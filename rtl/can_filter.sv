==> flow/design.v <==
module can_filter (
    input  logic         clk,            
    input  logic         rst_n,          
    input  logic [10:0]  id_in,
    input  logic         id_valid_in,
    input  logic [10:0]  accept_code,
    input  logic [10:0]  accept_mask,
    output logic         id_valid_out,
    output logic [10:0]  id_out
);
    always_ff @(posedge clk or negedge rst_n) begin
        if (!rst_n) begin
            id_valid_out <= 1'b0;
            id_out       <= 11'b0;
        end else begin
            if (id_valid_in && ((id_in & accept_mask) == (accept_code & accept_mask))) begin
                id_valid_out <= 1'b1;
                id_out       <= id_in;
            end else begin
                id_valid_out <= 1'b0;
                id_out       <= 11'b0;
            end
        end
    end
endmodule
# Step by step through the tools: can_filter
# The steps from the RTL of can_filter to its reports follow in flow order.
# Lines are those of the file above, counted from 1.
# Operators carry their Yosys type and port widths (W data, S select, Z words).
# Library cell names are shortened.
inputs:
  top: "can_filter"
  clock: "clk"
  cell_library: "sky130hd"
  lib_corner: "tt_025C_1v80"

# Elaborated design
# Yosys after proc, flatten, opt, wreduce and memory -nomap, before mapping. Enables and synchronous resets that opt folds into registers are not counted as muxes. Memory bits, and registers merged into a memory's read port (data or address), are not among the register bits. Print and check cells are not counted. Equal cells are merged and count once.
bits:
  output_inout_bits: 12
  ff_bits: 12
  elab_cells: 8
  input_bits: 36
classes:
  n_mux: 2
  reduce_and_logical: 1
  logic: 2
  n_eq: 1
ops:
  columns: ["operator", "n"]
  rows:
  - ["$and A11 B11 Y11", 2]
  - ["$eq A11 B11 Y1", 1]
  - ["$mux W11", 1]
  - ["$logic_and A1 B1 Y1", 1]
  - ["$mux W1", 1]

# Longest topological paths
# Yosys ltp: most cells in a row. Word level: on the elaborated netlist, between registers, memories and ports. Mapped: between sequential cells and ports; inverters and the memories' decode and read muxes count.
logic_depth:
  depth_word: 4
  ABC_AREA: 0
  depth_mapped: 5
  ltp_nobuf: 4

# Synthesis result
# The flow's flattened synthesis, as Yosys stat reports it; memories are mapped. The netlist is that of the ABC_AREA named above (0 if unset); the other value can give another one.
synth_totals:
  yosys_area_um2: 608.1
  cell_count: 57
  buf_cells: 3
  flip_flops: 12
  seq_area_um2: 300.3
by_type:
  columns: ["cell", "n", "type_area_um2"]
  rows:
  - ["dfrtp_1", 12, 300.288]
  - ["xor2_1", 11, 96.342]
  - ["nor2_2", 10, 62.56]
  - ["nand3_1", 11, 55.053]
  - ["a22oi_2", 2, 25.024]
  - ["a22oi_1", 3, 22.522]
  - ["buf_6", 1, 11.261]
  - ["buf_2", 2, 10.01]
  - ["a21boi_1", 1, 7.507]
  - ["nor2_1", 2, 7.507]
  - ["nand4_1", 1, 6.256]
  - ["nand2_1", 1, 3.754]

# Path before layout
# OpenSTA on the mapped netlist: ideal clock, no wires. The path of least setup slack (recovery checks aside). Input and output delay are each 20% of the period. Register names are those of the netlist, which keeps one name where synthesis merged equal registers.
synth_timing:
  path_type: "input-to-reg"
  startpoint: "input port id_in[2]"
  endpoint: "register id_out[1]"
  in_delay_ns: 0.246
  period_ns: 1.23
  setup_time_ns: 0.069
  arrival_ns: 0.981
  path_buffers: 1
  stages: 5
  t_first_pin_ns: 0.246
  path_slack_ns: 0.180
  path_delay_ns: 0.804
  required_time_ns: 1.161
  period_less_setup_slack_ns: 1.05
# "path_delay_ns" is the arrival time less input delay plus setup time.
# "stages" counts driving pins, that of a launching flip-flop among them; a cell with two outputs on the path counts twice.
# "period_less_setup_slack_ns" = period - worst setup slack (recovery checks aside). The figure is calculated, with input and output delays left at 20% of the set period.
# The rows between start and end are the longest chain of elaborated cells between them; the timing report does not say that the signal goes this way. Where chains are equally long, one stands for them.
# A line is the first line of the expression or statement that the cell stems from. Yosys adds cells for indexed reads and writes and turns some case tables into memories.
# At most two assigning lines are given for a register; there are more.
synth_between:
  path_cell_list: "xor2_1 a22oi_1 nand4_1 buf_6 nor2_2"
  elab_chain_cells: 4
  cone_cells: 4
  cone_lines: 1
  classes_between: "1 x eq/ne; 1 x mux; 1 x logic; 1 x reduce/logical"
synth_lines:
  columns: ["item", "line", "rtl"]
  rows:
  - ["start: declaration", 4, "input  logic [10:0]  id_in,"]
  - ["$and A11 B11 Y11", 16, "if (id_valid_in && ((id_in & accept_mask) == (accept_code & accept_mask))) begin"]
  - ["$eq A11 B11 Y1", 16, null]
  - ["$logic_and A1 B1 Y1", 16, null]
  - ["$mux W11", 16, null]
  - ["end: assignment", 14, "id_out       <= 11'b0;"]
  - ["end: assignment", 18, "id_out       <= id_in;"]
  - ["end: declaration", 9, "output logic [10:0]  id_out"]

# Timing after layout
# From the final timing report of run B: the path of least setup slack in the routed layout; clock arrival at registers is part of the times.
layout_timing:
  path_type: "reg-to-output"
  startpoint: "register id_out[10]"
  endpoint: "output port id_out[10]"
  arrival_ns: 0.87
  required_time_ns: 0.50
  period_ns: 0.63
  t_first_pin_ns: 0.31
  path_buffers: 1
  path_slack_ns: -0.36
  stages: 2
  output_delay_ns: 0.13
# At most two assigning lines are given for a register; there are more.
layout_between:
  path_cell_list: "dfrtp_1 buf_6"
  elab_chain_cells: 0
  cone_cells: 0
  cone_lines: 0
layout_lines:
  columns: ["item", "line", "rtl"]
  rows:
  - ["start: declaration", 9, "output logic [10:0]  id_out"]
  - ["start: assignment", 14, "id_out       <= 11'b0;"]
  - ["start: assignment", 18, "id_out       <= id_in;"]
  - ["end: declaration", 9, null]

# Flow measurements of can_filter on sky130hd: 2 stored runs with different settings, listed in no order. Input and output delays are each 20% of the period that was set; the output load is 0.01 pF.
# By "timing.achieved_period_ns" is meant the clock period of the run minus its worst setup slack. This is arithmetic on one report: input and output delays are still those of the set period (20% each).
# "worst_path_time_ns" is the time allowed to the run's worst setup path (the clock period less input and output delay, where it has them) less its slack. Clock arrival times count: a late capture clock shortens it, a late launch clock lengthens it.
# "power_total_uw" is the tool's figure for a default switching activity; nothing was simulated.
runs:
  - name: "run A"
    settings:
      period_ns: 0.673
      CORE_UTILIZATION: 53
      SETUP_SLACK_MARGIN: 0.07
      PLACE_DENSITY_LB_ADDON: 0.08
      TNS_END_PERCENT: 25
      GPL_ROUTABILITY_DRIVEN: 1
      MAX_ROUTING_LAYER: "met5"
      CAP_MARGIN: 20
      CORE_MARGIN: 2
      SLEW_MARGIN: 20
    outcome: "no final report: placement broke off with FLW-0024"
  - name: "run B"
    settings:
      period_ns: 0.63
      CORE_UTILIZATION: 28
      CORE_ASPECT_RATIO: 0.77
      CELL_PAD_IN_SITES_DETAIL_PLACEMENT: 1
      GPL_ROUTABILITY_DRIVEN: 0
      SLEW_MARGIN: 0
      MIN_ROUTING_LAYER: "met1"
      CAP_MARGIN: 20
      CORE_MARGIN: 2
    results:
      finish.stdcell_area_um2: 1458.9
      power_total_uw: 2467
      total_negative_slack_ns: -7.319
      final_setup_ws_ns: -0.365
      worst_path_time_ns: 0.87
      worstPathKind: "reg-to-output"
      post_synth_area_um2: 608.1
      die_um2: 2563.4
      timing.achieved_period_ns: 0.995
